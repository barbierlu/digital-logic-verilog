==> flow/design.v <==
module BCD_counter (Clock, reset_n, En, BCD_sec, BCD_tsec, BCD_hsec, BCD_msec);
	input Clock, reset_n, En;
	output reg [3:0] BCD_sec, BCD_tsec, BCD_hsec, BCD_msec;
	always @ (posedge Clock, negedge reset_n)
	begin
		if (!reset_n)  
		begin
			BCD_sec  <= 0;
			BCD_tsec <= 0;
			BCD_hsec <= 0;
			BCD_msec <= 0;
		end
		else if (En)
			if (BCD_msec == 9)
				begin
				BCD_msec <= 0;
				if(BCD_hsec == 9)  
					begin
					BCD_hsec <= 0;
					if (BCD_tsec == 9)  
						begin
						BCD_tsec <= 0;
						if (BCD_sec == 9)
							BCD_sec <= 0;
						else
							BCD_sec <= BCD_sec + 1;
						end  
					else
						BCD_tsec <= BCD_tsec + 1;
					end  
				else
					BCD_hsec <= BCD_hsec + 1;
				end
			else
				BCD_msec <= BCD_msec + 1;
	end
endmodule
Step by step through the tools: BCD_counter --
What the tools print for BCD_counter, step after step. Lines are those of the file above, counted from 1. Cell names lack the library's common part. Not given: n/a
Inputs: top module BCD_counter, clock input Clock, cell library sky130hd, library corner tt_025C_1v80

Word-level counts --
Yosys after proc, flatten, opt, wreduce and memory -nomap, before mapping. Enables and synchronous resets that opt folds into registers are not counted as muxes. Memory bits, and registers merged into a memory's read port (data or address), are not among the register bits. Print and check cells are not counted. Equal cells are merged and count once.
Bit counts: bits in registers 16, output and inout bits 16, elaborated cells 19
Operators by class: add/subtract/negate cells 4, eq/ne operators 4, mux-type cells 4, reductions and logical operators 3
Operator list (count):
- 4-bit by 1-bit adder with 4-bit output with constant B | 4
- 4-bit equality test with constant B | 4
- 4-bit 2-to-1 mux | 4
- 4-bit AND reduction | 1
- 3-bit AND reduction | 1
- 2-bit AND reduction | 1

Logic depth --
Longest topological path by Yosys (ltp), each cell counted once; first at word level (registers and memories cut), then after technology mapping (sequential cells cut; the memories' decode and read muxes count).
Logic depth: word-level depth 2, ABC_AREA 0, gate-level depth with buffers 4

After synthesis --
Source: synth_stat.txt of the flow (Yosys; design flattened, memories mapped). It holds for the ABC_AREA given above (unset counts as 0); a run with the other value may have another netlist. The area totals of this step are shown rounded.
Mapped netlist: cells in the netlist 73, chip area (Yosys) 0.000795 mm², flip-flops 16, buffers 0
Cells by type (count):
- dfrtp_1 | 16
- xnor2_1 | 6
- nand2_1 | 7
- nor2b_1 | 4
- o21ai_0 | 5
- nand4b_4 | 1
- nor3_2 | 2
- xor2_1 | 2
- a21o_1 | 2
- inv_1 | 4
- nor2_1 | 4
- or4b_4 | 1
- and4bb_1 | 1
- nand2b_1 | 2
- mux2_2 | 1
- nand4bb_1 | 1
- a221o_1 | 1
- and4b_1 | 1
Other cell types: 11; their cells: 12.

Timing after synthesis --
Path of least setup slack by OpenSTA after synthesis, without wires, with an ideal clock, recovery checks aside; 20% of the period is set as input and as output delay. Where synthesis merged equal registers, the netlist keeps one of their names.
Timing path after synthesis: kind register to register, start point register BCD_tsec[1], end point register BCD_sec[3], period 1.88 ns, setup time 0.126 ns, arrival 1.414 ns, setup slack 0.340 ns, delay of the path 1.540 ns, stages on the path 5, path buffers 0, synthesis period reached 1.54 ns
"delay of the path" = arrival - input delay + setup time. "stages on the path" counts driving pins, that of a launching flip-flop among them; a cell with two outputs on the path counts twice. "synthesis period reached" is the clock period less the worst setup slack; recovery checks do not enter. This is arithmetic on one report: input and output delays are still those of the set period (20% each). The rows between start and end are the longest chain of elaborated cells between them; the timing report does not say that the signal goes this way. Where chains are equally long, one stands for them. Each line given opens the expression or statement behind the cell; cells for indexed reads and writes are added by Yosys, which also makes memories of some case tables. At most two assigning lines are given for a register; there are more.
Between the ends, after synthesis: cells stage by stage dfrtp_1 and4bb_1 or4b_4 a21oi_2 o22ai_1, length of the longest elaborated chain 2, elaborated cells on any way between the ends 2, source lines of those cells 1, classes of those cells eq/ne (1); reduce/logical (1)
Ends and longest elaborated chain, after synthesis:
- start: declaration | line 3 | output reg [3:0] BCD_sec, BCD_tsec, BCD_hsec, BCD_msec;
- start: assignment | line 9 | BCD_tsec <= 0;
- start: assignment | line 29 | BCD_tsec <= BCD_tsec + 1;
- 4-bit equality test | line 20 | if (BCD_tsec == 9)
- 4-bit AND reduction
- end: assignment | line 24 | BCD_sec <= 0;
- end: assignment | line 26 | BCD_sec <= BCD_sec + 1;
- end: declaration | line 3

Path in the finished layout --
From the final timing report of entry B: the path of least setup slack in the routed layout; clock arrival at registers is part of the times.
Timing path after layout: kind register to output, start point register BCD_sec[1], end point output port BCD_sec[1], period 1.63 ns, output delay 0.33 ns, arrival 1.24 ns, setup slack 0.06 ns, stages on the path 2, path buffers 1
At most two assigning lines are given for a register; there are more.
Between the ends, after layout: cells stage by stage dfrtp_2 clkdlybuf4s50_1, length of the longest elaborated chain 0, elaborated cells on any way between the ends 0, source lines of those cells 0
Ends and longest elaborated chain, after layout:
- start: declaration | line 3 | output reg [3:0] BCD_sec, BCD_tsec, BCD_hsec, BCD_msec;
- start: assignment | line 8 | BCD_sec <= 0;
- start: assignment | line 26 | BCD_sec <= BCD_sec + 1;
- end: declaration | line 3

Subject: flow runs of BCD_counter

Hi,

BCD_counter through Yosys and OpenROAD on sky130hd: 2 stored runs, unordered, with their settings and measured results. The constraints put input and output delay at 20% of the set period each and load the outputs with 0.01 pF.
"reached clock period" is the run's clock period less its worst setup slack. It is reckoned from that one timing run; input and output delays stay at 20% of the period that was set.
"time on the worst setup path" is the time allowed to the run's worst setup path (the clock period less input and output delay, where it has them) less its slack. Clock arrival times count: a late capture clock shortens it, a late launch clock lengthens it.
"total power after layout" is the tool's figure for a default switching activity; nothing was simulated.
The measured numbers are rounded.

* Entry A | settings: period_ns 1.27; CORE_UTILIZATION 60; SETUP_SLACK_MARGIN 0.18; PLACE_DENSITY 0.53; CELL_PAD_IN_SITES_DETAIL_PLACEMENT 0; GPL_ROUTABILITY_DRIVEN 0; CAP_MARGIN 25; SLEW_MARGIN 15; MAX_ROUTING_LAYER met5; CORE_MARGIN 2 | stopped before the end: clock tree synthesis reported DPL-0038
* Entry B | settings: period_ns 1.63; CORE_UTILIZATION 44; PLACE_DENSITY 0.77; CORE_ASPECT_RATIO 1.43; CELL_PAD_IN_SITES_GLOBAL_PLACEMENT 2; ABC_AREA 0; GPL_ROUTABILITY_DRIVEN 1; MIN_ROUTING_LAYER met2; CAP_MARGIN 20; CORE_MARGIN 2; SLEW_MARGIN 20 | results: netlist area reported by Yosys 0.000795 mm²; die area 0.00217 mm²; standard-cell area after routing 0.00112 mm²; post-route utilization 65.4%; worst setup slack after layout 0.061 ns; total negative setup slack 0.000 ns; total power after layout 1.32 mW; reached clock period 1.569 ns; time on the worst setup path 1.24 ns; worst setup path type register to output

Regards
