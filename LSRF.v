==> flow/design.v <==
module LSRF (Clk, Q);
	parameter n = 15;
	input Clk;
	output reg [n-1:0] Q;
	parameter start = 17;
	integer k;
	always @(posedge Clk)
		begin
		if (Q == 0)
			Q <= start;
		else
			begin
				Q[0] <= Q[n-1] ^ Q[n-2];
				for (k=0; k < (n-1); k=k+1)
					begin: k_loop
						Q[k+1] <= Q[k];
					end
			end  
		end  
endmodule
==> Reports on LSRF <==
The steps from the RTL of LSRF to its reports follow in flow order.
Lines are those of the file above, counted from 1.
Operators: Yosys type, input widths -> output width; for muxes data width and select width s.
Cell names lack the library's common part.
{ "inputs": {"design": "LSRF", "clock": "Clk", "cell_library": "sky130hd", "corner": "tt_025C_1v80"} }

==> Word-level counts <==
Counts by Yosys on the flattened word-level netlist (proc, flatten, opt, wreduce; memories kept). Register bits leave out memories and registers merged into their read ports (data or address); mux counts leave out enables and synchronous resets folded into registers. Print and check cells are left out. Cells with the same type and inputs are merged into one.
{ "bits": {"inputBits": 1, "reg_bits": 15, "wordCells": 17, "output_inout_bits": 15} }
{ "op_classes": {"n_reduce_logical": 1, "logic": 1} }
{ "ops": {"columns": ["cell", "n"], "rows": [
  ["$logic_not 15->1", 1],
  ["$xor 1x1->1", 1]
]} }

==> Logic depth <==
Depth = most cells in a row (Yosys ltp): at word level without a register or memory, in the mapped netlist without a sequential cell, where the memories' decode and read muxes count.
{ "logic_depth": {"ltp_word": 1, "ABC_AREA": 1, "mapped_depth": 5, "ltp_nobuf": 5} }

==> Mapped cells and area <==
The flow's flattened synthesis, as Yosys stat reports it; memories are mapped. The netlist is that of the ABC_AREA named above (0 if unset); the other value can give another one.
The area totals of this step are shown rounded.
{ "types": {"columns": ["cell", "n", "area_total_um2"], "rows": [
  ["dfxtp_1", 15, 300.288],
  ["clkbuf_1", 13, 48.797],
  ["nor2_1", 8, 30.029],
  ["nand2_1", 7, 26.275],
  ["xnor2_1", 1, 8.758],
  ["inv_1", 2, 7.507],
  ["nor2_2", 1, 6.256]
]} }
{ "synth_totals": {"area_mm2": 0.000428, "ff_cells": 15, "buffers": 13, "seqArea_mm2": 0.0003, "cell_count": 47} }

==> Timing after synthesis <==
Source: OpenSTA report_checks on the synthesized netlist (no wires, ideal clock, input and output delay 20% of the period each), path of least setup slack; recovery checks are left aside. Register names are those of the netlist, which keeps one name where synthesis merged equal registers.
{ "synth_path": {"path_type": "register to register", "startpoint": "reg Q[13]", "endpoint": "reg Q[0]", "arrival_time_ps": 650, "slack_ps": 584, "required_time_ps": 1235, "path_delay_ps": 765, "period_ps": 1350, "n_path_buf": 0, "t_first_pin_ps": 0, "driving_pins": 6, "setup_ps": 115, "period_less_setup_slack_ps": 766} }
"path_delay_ps" = arrival - input delay + setup time.
"driving_pins": output pins that drive a net of the path, with the launching flip-flop's if there is one; two outputs of one cell count as two.
"period_less_setup_slack_ps" is the clock period less the worst setup slack; recovery checks do not enter. This is arithmetic on one report: input and output delays are still those of the set period (20% each).
Between the ends stands the longest chain of elaborated cells between them, by number of cells; it is not shown to be the way that was timed. Of several equally long chains one is given.
Each line given opens the expression or statement behind the cell; cells for indexed reads and writes are added by Yosys, which also makes memories of some case tables.
{ "synth_between": {"cell_sequence": "dfxtp_1 > nor2_1 > nand2_1 > nor2_1 > nand2_1 > nand2_1", "elab_chain_len": 1, "cone_cells": 2, "cone_lines": 2, "cone_classes": "logic: 1; reduce/logical: 1"} }
{ "synth_rtl": {"columns": ["item", "line_no", "rtl"], "rows": [
  ["from (decl)", 4, "output reg [n-1:0] Q;"],
  ["from (assign)", 10, "Q <= start;"],
  ["from (assign)", 16, "Q[k+1] <= Q[k];"],
  ["$xor 1x1->1", 13, "Q[0] <= Q[n-1] ^ Q[n-2];"],
  ["to (assign)", 10, null],
  ["to (assign)", 13, null],
  ["to (decl)", 4, null]
]} }

==> Worst path after layout <==
From the final timing report of flow run A: the path of least setup slack in the routed layout; clock arrival at registers is part of the times.
The report prints the path's times to 10 ps; the period is as set.
{ "layout_path": {"path_type": "register to output", "startpoint": "reg Q[13]", "endpoint": "out Q[13]", "arrival_time_ps": 1220, "out_delay_ps": 500, "t_first_pin_ps": 270, "slack_ps": 770, "driving_pins": 2, "n_path_buf": 1, "required_time_ps": 1980, "period_ps": 2480} }
{ "layout_between": {"cell_sequence": "dfxtp_1 > clkdlybuf4s50_1", "elab_chain_len": 0, "cone_cells": 0, "cone_lines": 0} }
{ "layout_rtl": {"columns": ["item", "line_no", "rtl"], "rows": [
  ["from (decl)", 4, "output reg [n-1:0] Q;"],
  ["from (assign)", 10, "Q <= start;"],
  ["from (assign)", 16, "Q[k+1] <= Q[k];"],
  ["to (decl)", 4, null]
]} }

# Flow runs of LSRF

Design LSRF on sky130hd. What follows are 2 stored runs of the flow, each under its own settings; their order means nothing. The constraints put input and output delay at 20% of the set period each and load the outputs with 0.01 pF.
"achieved_period_ps" = clock period - worst setup slack. The figure is calculated, with input and output delays left at 20% of the set period.
"worstPathTime_ps" = time allowed to the worst setup path (clock period - input delay - output delay, where it has them) - its slack; a late launch clock adds to it, a late capture clock takes from it.
"power_total_w" is the tool's figure for a default switching activity; nothing was simulated.
"worstPathTime_ps" is given in steps of 10 ps.
Results are given in rounded form.
[
  {
    "run": "flow run A",
    "settings": { "period_ns": 2.48, "CORE_UTILIZATION": 17, "SETUP_SLACK_MARGIN": -0.1, "PLACE_DENSITY_LB_ADDON": 0.01, "CELL_PAD_IN_SITES_GLOBAL_PLACEMENT": 3, "TNS_END_PERCENT": 85, "ABC_AREA": 1, "GPL_TIMING_DRIVEN": 0, "CTS_CLUSTER_DIAMETER": 365, "CAP_MARGIN": 25, "MIN_ROUTING_LAYER": "met1", "MAX_ROUTING_LAYER": "met5", "CORE_MARGIN": 2, "SLEW_MARGIN": 20 },
    "results": { "fin_hold_ws_ps": 444, "tns_ps": 0, "finalUtil_frac": 0.264, "power_total_w": 0.000373, "achieved_period_ps": 1714, "fin_ws_ps": 766, "die_footprint_mm2": 0.00293, "yosys_chip_area_mm2": 0.000428, "worstPathTime_ps": 1220, "timing.worst_path_kind": "register to output", "layout_stdcell_area_mm2": 0.000642 }
  },
  {
    "run": "flow run B",
    "settings": { "period_ns": 2.04, "CORE_UTILIZATION": 59, "PLACE_DENSITY": 0.61, "CORE_MARGIN": 10, "CELL_PAD_IN_SITES_DETAIL_PLACEMENT": 1, "ABC_AREA": 0, "GPL_TIMING_DRIVEN": 0, "CTS_CLUSTER_DIAMETER": 219, "CAP_MARGIN": 20, "SLEW_MARGIN": 20 },
    "outcome": "did not finish, floorplanning stopped with PDN-0185"
  }
]
